==> flow/design.v <==
module add_sub #(parameter N=32) (opA, opB, cin, sum, cout, ovfl);
	input [N-1:0] opA, opB;
	input cin;
	output [N-1:0] sum;
	output cout, ovfl;
	wire [N-1:0] carry;
	wire overflow;
	genvar i;
	generate
	    for(i=0;i<N;i=i+1)
	    begin : loop_adder
		    if(i==0) begin
			    full_adder f(opA[i], opB[i], cin, sum[i], carry[i]);
		    end
		    else begin
			    full_adder f(opA[i], opB[i], carry[i-1], sum[i], carry[i]);
		    end
		    assign ovfl = carry[30] ^ carry[31];
		    assign cout = carry[31];
	    end
	endgenerate
endmodule
module full_adder(x, y, cin, s, cout);
	input x,y,cin;
	output s,cout;
   assign s = (x^y) ^ cin;
   assign cout = (y&cin)| (x&y) | (x&cin);
endmodule  
module multiply_32 #(parameter N=32) (clk, reset, enable, multiplier, multiplicand, ready, product_upper, product_lower); 
   input clk;
   input reset;  
   input enable;
   input [N-1:0] multiplier;  
   input [N-1:0] multiplicand;  
   output reg [N-1:0] product_upper;  
   output reg [N-1:0] product_lower;  
   output reg ready;  
   integer cycle_counter;
   reg [N-1:0] multiplicand_reg;
   reg [N*2:0] product_reg;  
   wire [N-1:0] adder_out;  
   wire adder_cout;  
   wire ovfl;
   add_sub add_sub0(product_reg[63:32], multiplicand_reg, 1'b0, adder_out, adder_cout, ovfl);
   always @(posedge clk)
   begin
      if(reset)  
      begin
         cycle_counter <= 0;
         multiplicand_reg <= {N{1'b0}};
         product_reg <= {65{1'b0}};  
         ready <= 0;
         product_upper <= {N{1'b0}};
         product_lower <= {N{1'b0}};
      end
      else if (enable)  
      begin
          if (cycle_counter == 0) begin
              ready <= 0;
              product_reg[N-1:0] <= multiplier;  
              multiplicand_reg <= multiplicand;
              cycle_counter <= cycle_counter + 1;
          end
          else
          begin
             if (product_reg[0] == 1)
             begin
                 product_reg <= {adder_cout, adder_out, product_reg[N-1:1]};
             end
             else
             begin
                 product_reg <= product_reg >> 1;
             end
             if (cycle_counter == 1) begin
                multiplicand_reg <= multiplicand_reg;
             end
             else begin
                multiplicand_reg <= multiplicand_reg << 1;
             end
             cycle_counter <= cycle_counter + 1;
             if (cycle_counter == 34)  
             begin
                 product_upper <= product_reg[63:N];
                 product_lower <= product_reg[N-1:0];
                 ready <= 1;
                 cycle_counter <= 0;
             end
          end
      end
   end
endmodule  
# Tool chain data of multiply_32
# Tool output for the design above, in the order of the flow.
# Lines are those of the file above, counted from 1.
# Library cell names are shortened.
inputs:
  top_module: "multiply_32"
  clk_port: "clk"
  cell_library: "sky130hd"
  corner: "tt_025C_1v80"

# Elaborated design
# Source: Yosys, flattened and elaborated, memories not mapped. Widths are those after wreduce. Registers that Yosys merges into a memory's read port (data or address) are not register bits. Print and check cells do not count. Equal cells are merged and count once.
bits:
  reg_bits: 194
  latch_bits: 0
  ramBits: 0
  mem_bits_ro: 0
  clocked_rd_ports_x_width: 0
  mem_count: 0
  inputBits: 67
  output_inout_bits: 65
  wordCells: 246
classes:
  add_sub_neg: 1
  mul: 0
  div_mod_pow: 0
  n_cmp: 0
  eq_ne: 3
  shift: 0
  n_mux: 9
  logic: 220
  n_reduce_logical: 6
op_table:
  columns: ["op", "count"]
  rows:
  - ["two-way mux 32 bit", 7]
  - ["bitwise AND 1 bit", 94]
  - ["bitwise XOR 1 bit", 63]
  - ["OR 1 bit", 62]
  - ["adder 32 x 2 -> 32 bit (second input constant)", 1]
  - ["== test 32 x 2 -> 1 bit (second input constant)", 1]
  - ["== test 32 x 7 -> 1 bit (second input constant)", 1]
  - ["logical NOT 32 bit", 1]
  - ["AND reduction 2 bit", 3]
  - ["AND reduction 3 bit", 1]
  - ["!= test 2 bit (second input constant)", 1]
  - ["nonzero test 2 bit", 1]
  - ["two-way mux 1 bit", 2]
  - ["inverter 1 bit", 1]

# Longest topological paths
# Depth = most cells in a row (Yosys ltp): at word level without a register or memory, in the mapped netlist without a sequential cell, where the memories' decode and read muxes count.
logic_depth:
  ltp_word: 95
  abc_area: 0
  depth_mapped: 34
  depth_no_buf: 34

# Netlist
# Yosys stat after the flow's synthesis: flattened, memories mapped to cells. It holds for the ABC_AREA given above (unset counts as 0); a run with the other value may have another netlist.
by_type:
  columns: ["cell", "count", "type_area_um2"]
  rows:
  - ["dfxtp_1", 193, 3.86E+03]
  - ["mux2i_1", 158, 1.58E+03]
  - ["nor2_1", 191, 716.938]
  - ["a211oi_1", 83, 623.098]
  - ["fa_1", 31, 620.595]
  - ["xnor2_1", 21, 183.926]
  - ["clkbuf_1", 39, 146.39]
  - ["buf_12", 7, 140.134]
  - ["a211oi_2", 10, 125.12]
  - ["xor2_1", 8, 70.067]
  - ["nor4_1", 11, 68.816]
  - ["buf_6", 6, 67.565]
  - ["nand3_1", 13, 65.062]
  - ["nor4_4", 3, 63.811]
  - ["ha_1", 5, 62.56]
  - ["buf_2", 12, 60.058]
  - ["nand4_1", 8, 50.048]
  - ["nand2_1", 13, 48.797]
# Not listed: further types 25, cells in them 59.
mapped:
  cell_count: 871
  area_um2: 8952.3
  sequential_area_um2: 3863.7
  ffs: 193
  buf_cells: 68
# By module: a second synthesis without flattening, with its own total; a netlist apart from the flattened one above.
hier_totals:
  cells_unflattened: 978
  area_unflattened_um2: 8957.3
# Each row is one instance without its submodules.
by_module:
  columns: ["module", "instances", "n_cells", "mod_area_um2", "mod_seq_area_um2"]
  rows:
  - ["multiply_32", 1, 945, 8308.0, 3863.7]
  - ["full_adder", 32, 1, 20.0, 0.0]
  - ["add_sub", 1, 1, 8.8, 0.0]

# Timing after synthesis
# OpenSTA on the mapped netlist: ideal clock, no wires. The path of least setup slack (recovery checks aside). Input and output delay are each 20% of the period. Register names are those of the netlist, which keeps one name where synthesis merged equal registers.
synth_path:
  path_kind: "register to register"
  start: "register (no name shown)"
  end: "register (no name shown)"
  period_ns: 26.7
  setup_time_ns: 0.086
  t_arrival_ns: 12.641
  slack_ns: 13.974
  path_delay_ns: 12.727
  driving_pins: 35
  n_path_buf: 0
  period_less_setup_slack_ns: 12.726
# "path_delay_ns" is the arrival time less input delay plus setup time.
# "driving_pins" counts driving pins, that of a launching flip-flop among them; a cell with two outputs on the path counts twice.
# "period_less_setup_slack_ns" is the clock period less the worst setup slack; recovery checks do not enter. This is arithmetic on one report: input and output delays are still those of the set period (20% each).
# The rows between start and end are the longest chain of elaborated cells between them; the timing report does not say that the signal goes this way. Where chains are equally long, one stands for them.
# Each line given opens the expression or statement behind the cell; cells for indexed reads and writes are added by Yosys, which also makes memories of some case tables.
synth_via:
  path_cell_list: "dfxtp_1 ha_1 fa_1 fa_1 fa_1 fa_1 fa_1 fa_1 fa_1 fa_1 fa_1 fa_1 fa_1 fa_1 fa_1 fa_1 fa_1 fa_1 fa_1 fa_1 fa_1 fa_1 fa_1 fa_1 fa_1 fa_1 fa_1 fa_1 fa_1 fa_1 fa_1 fa_1 fa_1 mux2i_1 a211oi_1"
  elab_chain_len: 93
  cells_between: 123
synth_rtl:
  columns: ["item", "line", "text"]
  rows:
  - ["start: declaration", 40, null]
  - ["start: assignment", 68, null]
  - ["start: assignment", 72, null]
  - ["bitwise AND 1 bit x2", 27, "assign cout = (y&cin)| (x&y) | (x&cin);"]
  - ["OR 1 bit x2", 27, null]
  - ["bitwise AND 1 bit", 27, null]
  - ["OR 1 bit x2", 27, null]
  - ["bitwise AND 1 bit", 27, null]
  - ["OR 1 bit x2", 27, null]
  - ["bitwise AND 1 bit", 27, null]
  - ["[72 not listed]", null, null]
  - ["OR 1 bit x2", 27, null]
  - ["bitwise AND 1 bit", 27, null]
  - ["OR 1 bit x2", 27, null]
  - ["bitwise AND 1 bit", 27, null]
  - ["OR 1 bit x2", 27, null]
  - ["bitwise XOR 1 bit", 26, "assign s = (x^y) ^ cin;"]
  - ["two-way mux 32 bit", 66, null]
  - ["end: assignment", 68, null]
  - ["end: assignment", 72, null]
  - ["end: declaration", 40, null]

# Worst path after layout
# From the final timing report of record 2: the path of least setup slack in the routed layout; clock arrival at registers is part of the times.
layout_path:
  path_kind: "register to register"
  start: "register (no name shown)"
  end: "register (no name shown)"
  period_ns: 16.6
  setup_time_ns: 0.08
  t_arrival_ns: 13.50
  slack_ns: 3.45
  driving_pins: 35
  n_path_buf: 0
# The rows between start and end are the longest chain of elaborated cells between them; the timing report does not say that the signal goes this way. Where chains are equally long, one stands for them.
layout_via:
  path_cell_list: "dfxtp_1 ha_1 fa_1 fa_1 fa_1 fa_1 fa_1 fa_1 fa_1 fa_1 fa_1 fa_1 fa_1 fa_1 fa_1 fa_1 fa_1 fa_1 fa_1 fa_1 fa_1 fa_1 fa_1 fa_1 fa_1 fa_1 fa_1 fa_1 fa_1 fa_1 fa_1 fa_1 fa_1 mux2i_1 a211oi_1"
  elab_chain_len: 93
  cells_between: 123
layout_rtl:
  columns: ["item", "line", "text"]
  rows:
  - ["start: declaration", 40, null]
  - ["start: assignment", 68, null]
  - ["start: assignment", 72, null]
  - ["bitwise AND 1 bit x2", 27, "assign cout = (y&cin)| (x&y) | (x&cin);"]
  - ["OR 1 bit x2", 27, null]
  - ["bitwise AND 1 bit", 27, null]
  - ["OR 1 bit x2", 27, null]
  - ["bitwise AND 1 bit", 27, null]
  - ["OR 1 bit x2", 27, null]
  - ["bitwise AND 1 bit", 27, null]
  - ["[72 not listed]", null, null]
  - ["OR 1 bit x2", 27, null]
  - ["bitwise AND 1 bit", 27, null]
  - ["OR 1 bit x2", 27, null]
  - ["bitwise AND 1 bit", 27, null]
  - ["OR 1 bit x2", 27, null]
  - ["bitwise XOR 1 bit", 26, "assign s = (x^y) ^ cin;"]
  - ["two-way mux 32 bit", 66, null]
  - ["end: assignment", 68, null]
  - ["end: assignment", 72, null]
  - ["end: declaration", 40, null]

# Flow measurements of multiply_32 on sky130hd: 2 stored runs with different settings, listed in no order. Input and output delays are each 20% of the period that was set; the output load is 0.01 pF.
# "timing.achieved_period_ns" means the clock period less the worst setup slack. The figure is calculated, with input and output delays left at 20% of the set period.
# "critical_path_time_ns": the worst setup path's part of the clock period (all of it between registers, 20% less for each end at a port) less its slack. A launch clock that arrives late makes it longer, a capture clock that arrives late makes it shorter.
# "total_power_mw" rests on the timing tool's default activity at the inputs, not on a simulated workload.
runs:
  - name: "record 1"
    settings:
      period_ns: 7.64
      CORE_UTILIZATION: 60
      PLACE_DENSITY_LB_ADDON: 0.12
      CELL_PAD_IN_SITES_DETAIL_PLACEMENT: 2
      ABC_AREA: 1
      GPL_TIMING_DRIVEN: 0
      CTS_CLUSTER_DIAMETER: 224
      MIN_ROUTING_LAYER: "met1"
      MAX_ROUTING_LAYER: "met4"
      CAP_MARGIN: 20
      CORE_MARGIN: 2
      SLEW_MARGIN: 20
    outcome: "did not finish, placement stopped with DPL-0033"
  - name: "record 2"
    settings:
      period_ns: 16.6
      CORE_UTILIZATION: 23
      SETUP_SLACK_MARGIN: -1.41
      PLACE_DENSITY_LB_ADDON: 0.19
      CORE_MARGIN: 7
      TNS_END_PERCENT: 30
      GPL_ROUTABILITY_DRIVEN: 1
      CTS_CLUSTER_DIAMETER: 389
      CAP_MARGIN: 20
      SLEW_MARGIN: 20
    results:
      timing.achieved_period_ns: 13.155
      ws_hold_ns: 0.485
      finish.stdcell_area_um2: 11158.2
      design_die_area_um2: 44643.5
      critical_path_time_ns: 13.15
      timing.worst_path_kind: "register to register"
      total_power_mw: 1.080
      final_setup_ws_ns: 3.445
      synthArea_um2: 8952.3
